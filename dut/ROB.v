==> flow/design.v <==
module Reorder_Buffer  
(
	input clk, rst, 
	input [1:0] lerEscrever,  
	input [9:0] dado_in, 
	output [9:0] dado_out,
	output cheio
);
	reg [9:0] dado_out;
	reg [2:0] inicio, fim, contador;  
	reg [9:0] fila [7:0];  
    assign cheio = (contador == 3'b111) ? 1'b1 : 1'b0 ;  
    always @(posedge clk) 
    begin 
		if(!rst)
		begin
			if (lerEscrever == 2'b10 && contador != 3'b0)  
			begin 
				dado_out = fila[inicio];  
				inicio = inicio + 1; 
  			end 
  			else if (lerEscrever == 2'b01 && contador < 8)  
  			begin
  				fila[fim] = dado_in;
  				fim = fim + 1;
  			end 
  			else if (lerEscrever == 2'b00)
  			begin
  				; 
  			end
  			else if (lerEscrever == 2'b11)
  			begin
  				; 
  			end
   			if(fim == 8)  
   				fim = 0;
   			if(inicio == 8)
   				inicio = 0;
   			if(inicio > fim)
   				contador = inicio - fim;
   			else if(fim > inicio)
   				contador = fim - inicio;
		end
		else
		begin
			inicio <= 0;
			fim <= 0;
			contador <= 0;
		end	
	end
endmodule
# Reports on Reorder_Buffer
# The steps from the RTL of Reorder_Buffer to its reports follow in flow order.
# Line numbers count from 1 in the design file above.
# Operators: Yosys type, input widths -> output width; for muxes data width and select width s.
# Library cell names are shortened.
# A cell with - has no value.
# design
top	Reorder_Buffer
clock	clk
library	sky130hd
lib_corner	tt_025C_1v80

# Word-level counts
# Source: Yosys, flattened and elaborated, memories not mapped. Widths are those after wreduce. Registers that Yosys merges into a memory's read port (data or address) are not register bits. Print and check cells do not count. Equal cells are merged and count once.
# Memory sizes are those after Yosys's memory passes, which may raise the word count (mostly to a power of two), join words into wider ones and drop unused or constant bits.
# bits
elab_cells	37
output_inout_bits	11
mem_bits_rw	80
inputBits	14
mem_count	1
reg_bits	9
clocked_rd_ports_x_width	10
# classes
n_reduce_logical	5
equal	3
n_cmp	3
mux	17
logic	1
add_sub_neg	4
# memory_table
name	words	word_bits	rd	wr	line_no	text
fila	8	10	1	1	11	reg [9:0] fila [7:0];
# op_table
operator	count
$mux 3	10
$mux 10	3
$add 3x1->3 const B	2
$sub 3x3->3	2
$gt 3x3->1	2
$lt 3x4->1 const B	1
$mux 1	4
$eq 3x3->1 const B	1
$reduce_bool 3->1	1
$logic_and 1x1->1	2
$eq 2x1->1 const B	1
$eq 2x2->1 const B	1
$reduce_and 2->1	1
$reduce_bool 2->1	1
$not 1->1	1

# Longest topological paths
# Depth = most cells in a row (Yosys ltp): at word level without a register or memory, in the mapped netlist without a sequential cell, where the memories' decode and read muxes count.
# logic_depth
ltp_word	8
abc_area	0
ltp_mapped	13
ltp_nobuf	13

# After synthesis
# The flow's flattened synthesis, as Yosys stat reports it; memories are mapped. The netlist is that of the ABC_AREA named above (0 if unset); the other value can give another one.
# Totals and module areas in this step are rounded.
# mapped
flip_flops	99
buf_cells	8
mapped_area_um2	4100
mapped_cells	228
seqArea_um2	2880
# by_type
cell	count	type_area_um2
edfxtp_1	90	2.7E+03
mux4_2	20	450.432
dfxtp_1	9	180.173
mux2_2	12	135.13
ha_1	6	75.072
nor2_1	19	71.318
nand2_1	11	41.29
nand2b_1	6	37.536
xnor2_1	3	26.275
a21oi_1	5	25.024
nor3_1	5	25.024
mux2i_4	1	22.522
o32a_4	1	22.522
xor2_1	2	17.517
nor3_4	1	16.266
clkbuf_1	4	15.014
inv_1	4	15.014
o31ai_1	2	15.014
# Other cell types: 25; their cells: 27.

# Timing after synthesis
# Path of least setup slack by OpenSTA after synthesis, without wires, with an ideal clock, recovery checks aside; 20% of the period is set as input and as output delay. Where synthesis merged equal registers, the netlist keeps one of their names.
# synth_path
kind	input to register
startpoint	in lerEscrever[0]
endpoint	reg contador[2]
path_stages	12
tclk_ps	3810
input_delay_ps	762
launch_ps	762
path_buffers	0
setup_time_ps	74
required_ps	3736
arrival_time_ps	3411
path_delay_ps	2723
slack_ps	325
synth_period_reached_ps	3485
# "path_delay_ps" = arrival - input delay + setup time.
# "path_stages": output pins that drive a net of the path, with the launching flip-flop's if there is one; two outputs of one cell count as two.
# "synth_period_reached_ps" is the clock period less the worst setup slack; recovery checks do not enter. This is arithmetic on one report: input and output delays are still those of the set period (20% each).
# Between the ends stands the longest chain of elaborated cells between them, by number of cells; it is not shown to be the way that was timed. Of several equally long chains one is given.
# Each line given opens the expression or statement behind the cell; cells for indexed reads and writes are added by Yosys, which also makes memories of some case tables.
# A register here has more assigning lines than the two given.
# synth_between
path_cell_list	nand2b_1 nor2_2 mux2i_4 inv_4 ha_1 and3b_1 a211o_1 and2_1 o31ai_1 o311ai_0 or4b_1 a31oi_1
elab_chain_len	8
cone_cells	16
lines_between	7
classes_between	add/sub (2); compare (2); eq/ne (2); mux (7); reduce/logical (3)
# synth_rtl
element	line_no	text
from (decl)	4	input [1:0] lerEscrever,
$eq 2x1->1	22	else if (lerEscrever == 2'b01 && contador < 8)
$logic_and 1x1->1	22
$mux 3	22
$mux 3	17	if (lerEscrever == 2'b10 && contador != 3'b0)
$mux 3	15	if(!rst)
$sub 3x3->3	42	contador = fim - inicio;
$mux 3	41	else if(fim > inicio)
$mux 3	39	if(inicio > fim)
to (assign)	40	contador = inicio - fim;
to (assign)	42
to (decl)	10	reg [2:0] inicio, fim, contador;

# Worst path after layout
# From the final timing report of run 1: the path of least setup slack in the routed layout; clock arrival at registers is part of the times.
# The path's times are printed in steps of 10 ps; the period is the one set.
# layout_path
kind	input to register
startpoint	in lerEscrever[0]
endpoint	reg contador[2]
path_stages	13
tclk_ps	5470
required_ps	5760
setup_time_ps	70
input_delay_ps	1090
slack_ps	1330
path_buffers	1
arrival_time_ps	4430
launch_ps	1090
# Between the ends stands the longest chain of elaborated cells between them, by number of cells; it is not shown to be the way that was timed. Of several equally long chains one is given.
# A register here has more assigning lines than the two given.
# layout_between
path_cell_list	clkdlybuf4s50_1 nand2b_1 nor2_2 mux2i_4 inv_4 ha_1 and3b_1 a211o_1 and2_1 o31ai_1 o311ai_0 or4b_1 a31oi_1
elab_chain_len	8
cone_cells	16
lines_between	7
classes_between	add/sub (2); compare (2); eq/ne (2); mux (7); reduce/logical (3)
# layout_rtl
element	line_no	text
from (decl)	4	input [1:0] lerEscrever,
$eq 2x1->1	22	else if (lerEscrever == 2'b01 && contador < 8)
$logic_and 1x1->1	22
$mux 3	22
$mux 3	17	if (lerEscrever == 2'b10 && contador != 3'b0)
$mux 3	15	if(!rst)
$sub 3x3->3	42	contador = fim - inicio;
$mux 3	41	else if(fim > inicio)
$mux 3	39	if(inicio > fim)
to (assign)	40	contador = inicio - fim;
to (assign)	42
to (decl)	10	reg [2:0] inicio, fim, contador;

# Flow measurements of Reorder_Buffer on sky130hd: 2 stored runs with different settings, listed in no order. Input and output delays are each 20% of the period that was set; the output load is 0.01 pF.
# "period_less_ws_ps" = clock period - worst setup slack. The figure is calculated, with input and output delays left at 20% of the set period.
# "worst_path_allowed_less_slack_ps" means the part of the period allowed to the worst setup path (the constraints hold back 20% at inputs and 20% at outputs) less its slack; where the path has registers, the arrival times of their clocks count too.
# By "power_mw" is meant OpenSTA's value without simulated activity: inputs other than the clock are taken to toggle once in ten clock periods, and the tool carries that through the logic.
# "worst_path_allowed_less_slack_ps" is given in steps of 10 ps.
# The measured numbers are rounded.
# Among the settings, - means not set for that run.
# A result given as - is not shown for that run.
run	period_ns	CAP_MARGIN	CORE_MARGIN	CORE_UTILIZATION	SLEW_MARGIN	SETUP_SLACK_MARGIN	PLACE_DENSITY_LB_ADDON	CELL_PAD_IN_SITES_DETAIL_PLACEMENT	ABC_AREA	CTS_CLUSTER_SIZE	synthArea_um2	total_die_area_um2	layout_stdcell_area_um2	finish.utilization_pct	timing.setup.ws_ps	fin_tns_ps	holdWs_ps	power_mw	period_less_ws_ps	worst_path_allowed_less_slack_ps	critical_path_type
run 1	5.47	20	2	40	20	-	-	-	-	-	4100	11100	4730	48.0	1330	0	526	1.48	4142	3050	input to register
run 2	7.23	20	2	50	0	0.62	0.09	2	0	57	-	-	-	-	-	-	-	-	-	-	-
# Run 2: not finished: placement ended with error DPL-0033
