==> flow/design.v <==
module test(	input clk, rst, escreverMEM, escreveMEM,  
	input [4:0] enderecoMEM,
	input [32:0] dadoMEM,
	output reg [4:0] enderecoMEM_out,
	output reg [32:0] dadoMEM_out,
	output reg cheio, escreverMEM_out);
Finished_Store_Buffer fsb(
	 clk, rst, escreverMEM, escreveMEM,  
	 enderecoMEM,
	 dadoMEM,
	enderecoMEM_out,
	dadoMEM_out,
	 cheio, escreverMEM_out
);
endmodule
module Finished_Store_Buffer(
	input clk, rst, escreverMEM, escreveMEM,  
	input [4:0] enderecoMEM,
	input [32:0] dadoMEM,
	output reg [4:0] enderecoMEM_out,
	output reg [32:0] dadoMEM_out,
	output reg cheio, escreverMEM_out  
);
	assign escreverMEM_out = escreveMEM && cheio;
	always @(posedge clk)
	begin
		if(!rst) 
		begin
			enderecoMEM_out	<= 0;
			dadoMEM_out		<= 0;
			cheio			<= 0;
		end
		else 
		begin
			if(!cheio && escreverMEM)  
			begin
				enderecoMEM_out	<= enderecoMEM;
				dadoMEM_out		<= dadoMEM;
				cheio = 1 ;
			end
		end
		if(escreveMEM)  
			cheio = 0;
	end
endmodule
Step by step through the tools: test
The steps from the RTL of test to its reports follow in flow order.
Line numbers count from 1 in the design file above.
{"block": "inputs", "design": "test", "clock_port": "clk", "cell_library": "sky130hd", "pvt_corner": "tt_025C_1v80"}

Word-level counts
Source: Yosys, flattened and elaborated, memories not mapped. Widths are those after wreduce. Registers that Yosys merges into a memory's read port (data or address) are not register bits. Print and check cells do not count. Equal cells are merged and count once.
{"block": "word_totals", "latchBits": 0, "elab_cells": 8, "n_memories": 0, "mem_bits_rw": 0, "clocked_rd_ports_x_width": 0, "rom_bits": 0, "ff_bits": 39, "out_inout_bits": 40}
{"block": "classes", "add_sub_neg": 0, "muxes": 0, "n_shift": 0, "eq_ne": 0, "div": 0, "n_logic": 1, "multipliers": 0, "n_reduce_logical": 4, "cmp": 0}
{"block": "op_table", "operator": "logical AND 1 bit", "n": 2}
{"block": "op_table", "operator": "OR reduction 2 bit", "n": 1}
{"block": "op_table", "operator": "NOT 1 bit", "n": 1}
{"block": "op_table", "operator": "zero test 1 bit", "n": 1}

Logic depth
Depth = most cells in a row (Yosys ltp): at word level without a register or memory, in the mapped netlist without a sequential cell, where the memories' decode and read muxes count.
{"block": "logic_depth", "depth_word": 2, "ABC_AREA": 0, "depth_mapped": 5}

After synthesis
Yosys stat after the flow's synthesis: flattened, memories mapped to cells. It holds for the ABC_AREA given above (unset counts as 0); a run with the other value may have another netlist.
{"block": "synth_totals", "cell_count": 170, "n_buf": 13, "mapped_area_um2": 1590.3, "flip_flops": 39}
{"block": "by_type", "cell_type": "sky130_fd_sc_hd__dfxtp_1", "n": 39, "type_area_um2": 780.749}
{"block": "by_type", "cell_type": "sky130_fd_sc_hd__mux2i_1", "n": 38, "type_area_um2": 380.365}
{"block": "by_type", "cell_type": "sky130_fd_sc_hd__nand2_1", "n": 76, "type_area_um2": 285.274}
{"block": "by_type", "cell_type": "sky130_fd_sc_hd__buf_12", "n": 2, "type_area_um2": 40.038}
{"block": "by_type", "cell_type": "sky130_fd_sc_hd__buf_4", "n": 5, "type_area_um2": 37.536}
{"block": "by_type", "cell_type": "sky130_fd_sc_hd__buf_2", "n": 4, "type_area_um2": 20.019}
{"block": "by_type", "cell_type": "sky130_fd_sc_hd__nor2b_4", "n": 1, "type_area_um2": 13.763}
{"block": "by_type", "cell_type": "sky130_fd_sc_hd__buf_6", "n": 1, "type_area_um2": 11.261}
{"block": "by_type", "cell_type": "sky130_fd_sc_hd__nor3b_1", "n": 1, "type_area_um2": 7.507}
{"block": "by_type", "cell_type": "sky130_fd_sc_hd__and2_1", "n": 1, "type_area_um2": 6.256}
{"block": "by_type", "cell_type": "sky130_fd_sc_hd__clkbuf_1", "n": 1, "type_area_um2": 3.754}
{"block": "by_type", "cell_type": "sky130_fd_sc_hd__nor2_1", "n": 1, "type_area_um2": 3.754}
The figures by module come from a second, unflattened synthesis with its own total; it is not the netlist above.
{"block": "hier_totals", "cells_unflattened": 170, "hier_area_um2": 1590.3}
Rows give one instance, submodules left out.
{"block": "modules", "module": "Finished_Store_Buffer", "cells": 170, "instances": 1, "area_um2": 1590.3}
{"block": "modules", "module": "test", "cells": 0, "instances": 1, "area_um2": 0.0}

Timing after synthesis
OpenSTA on the mapped netlist: ideal clock, no wires. The path of least setup slack (recovery checks aside). Input and output delay are each 20% of the period. Register names are those of the netlist, which keeps one name where synthesis merged equal registers.
{"block": "synth_path", "path_type": "reg-to-reg", "startpoint": "reg fsb.cheio", "endpoint": "reg fsb.dadoMEM_out[10]", "period_ns": 1.51, "path_buffers": 2, "stages": 5, "slack_ns": 0.486, "required_time_ns": 1.438, "delay_ns": 1.025, "launch_ns": 0.000, "t_arrival_ns": 0.953, "synth_period_reached_ns": 1.024}
"delay_ns" is the arrival time less input delay plus setup time.
"stages": output pins that drive a net of the path, with the launching flip-flop's if there is one; two outputs of one cell count as two.
"synth_period_reached_ns" is the clock period less the worst setup slack; recovery checks do not enter. This is arithmetic on one report: input and output delays are still those of the set period (20% each).
The rows between start and end are the longest chain of elaborated cells between them; the timing report does not say that the signal goes this way. Where chains are equally long, one stands for them.
Each line given opens the expression or statement behind the cell; cells for indexed reads and writes are added by Yosys, which also makes memories of some case tables.
A register here has more assigning lines than the two given.
{"block": "synth_via", "cell_sequence": "sky130_fd_sc_hd__dfxtp_1 sky130_fd_sc_hd__nor2b_4 sky130_fd_sc_hd__buf_6 sky130_fd_sc_hd__buf_12 sky130_fd_sc_hd__mux2i_1", "elab_chain_cells": 2, "cells_between": 2, "lines_between": 1}
{"block": "synth_rtl", "item": "start: declaration", "line": 22, "source": "output reg cheio, escreverMEM_out"}
{"block": "synth_rtl", "item": "start: assignment", "line": 31, "source": "cheio <= 0;"}
{"block": "synth_rtl", "item": "start: assignment", "line": 39, "source": "cheio = 1 ;"}
{"block": "synth_rtl", "item": "zero test 1 bit", "line": 35, "source": "if(!cheio && escreverMEM)"}
{"block": "synth_rtl", "item": "logical AND 1 bit", "line": 35}
{"block": "synth_rtl", "item": "end: assignment", "line": 30, "source": "dadoMEM_out <= 0;"}
{"block": "synth_rtl", "item": "end: assignment", "line": 38, "source": "dadoMEM_out <= dadoMEM;"}
{"block": "synth_rtl", "item": "end: declaration", "line": 21, "source": "output reg [32:0] dadoMEM_out,"}

Path in the finished layout
From the final timing report of job 1: the path of least setup slack in the routed layout; clock arrival at registers is part of the times.
{"block": "layout_path", "path_type": "reg-to-output", "startpoint": "reg fsb.cheio", "endpoint": "out escreverMEM_out", "output_delay_ns": 0.28, "required_time_ns": 1.14, "period_ns": 1.42, "stages": 3, "slack_ns": 0.25, "path_buffers": 1, "t_arrival_ns": 0.89, "launch_ns": 0.28}
The rows between start and end are the longest chain of elaborated cells between them; the timing report does not say that the signal goes this way. Where chains are equally long, one stands for them.
A register here has more assigning lines than the two given.
{"block": "layout_via", "cell_sequence": "sky130_fd_sc_hd__dfxtp_4 sky130_fd_sc_hd__and2_4 sky130_fd_sc_hd__buf_6", "elab_chain_cells": 1, "cells_between": 1, "lines_between": 1}
{"block": "layout_rtl", "item": "start: declaration", "line": 22, "source": "output reg cheio, escreverMEM_out"}
{"block": "layout_rtl", "item": "start: assignment", "line": 31, "source": "cheio <= 0;"}
{"block": "layout_rtl", "item": "start: assignment", "line": 39, "source": "cheio = 1 ;"}
{"block": "layout_rtl", "item": "logical AND 1 bit", "line": 24, "source": "assign escreverMEM_out = escreveMEM && cheio;"}
{"block": "layout_rtl", "item": "end: declaration", "line": 6, "source": "output reg cheio, escreverMEM_out);"}

Design test on sky130hd. What follows are 2 stored runs of the flow, each under its own settings; their order means nothing. The constraints put input and output delay at 20% of the set period each and load the outputs with 0.01 pF.
"achieved_clock_period_ns" = clock period - worst setup slack. The figure is calculated, with input and output delays left at 20% of the set period.
"worst_path_time_ns" = time allowed to the worst setup path (clock period - input delay - output delay, where it has them) - its slack; a late launch clock adds to it, a late capture clock takes from it.
By "power_total_mw" is meant OpenSTA's value without simulated activity: inputs other than the clock are taken to toggle once in ten clock periods, and the tool carries that through the logic.

{"run": "job 1", "settings": { "period_ns": 1.42, "CORE_UTILIZATION": 22, "SETUP_SLACK_MARGIN": 0.23, "PLACE_DENSITY_LB_ADDON": 0.28, "CORE_MARGIN": 9, "CELL_PAD_IN_SITES_GLOBAL_PLACEMENT": 1, "ABC_AREA": 0, "GPL_TIMING_DRIVEN": 0, "CAP_MARGIN": 10, "MIN_ROUTING_LAYER": "met1", "SLEW_MARGIN": 20 }, "results": { "post_synth_area_um2": 1590.3, "die_footprint_um2": 10613.1, "stdcell_area_um2": 2523.7, "finish.utilization_pct": 36.5, "worstSetupSlack_ns": 0.246, "tns_ns": 0.000, "holdWs_ns": 0.307, "power_total_mw": 2.369, "achieved_clock_period_ns": 1.174, "worst_path_time_ns": 0.89, "worst_setup_path_type": "reg-to-output" }}
{"run": "job 2", "settings": { "period_ns": 0.627, "CORE_UTILIZATION": 27, "SETUP_SLACK_MARGIN": -0.05, "PLACE_DENSITY": 0.51, "HOLD_SLACK_MARGIN": 0.05, "CORE_ASPECT_RATIO": 0.74, "CORE_MARGIN": 8, "GPL_TIMING_DRIVEN": 0, "CTS_CLUSTER_SIZE": 77, "CAP_MARGIN": 25, "SLEW_MARGIN": 20 }, "results": { "post_synth_area_um2": 1590.3, "die_footprint_um2": 8629.7, "stdcell_area_um2": 2728.9, "finish.utilization_pct": 47.1, "worstSetupSlack_ns": -0.409, "tns_ns": -23.722, "holdWs_ns": 0.181, "power_total_mw": 5.582, "achieved_clock_period_ns": 1.036, "worst_path_time_ns": 1.04, "worst_setup_path_type": "reg-to-reg" }}
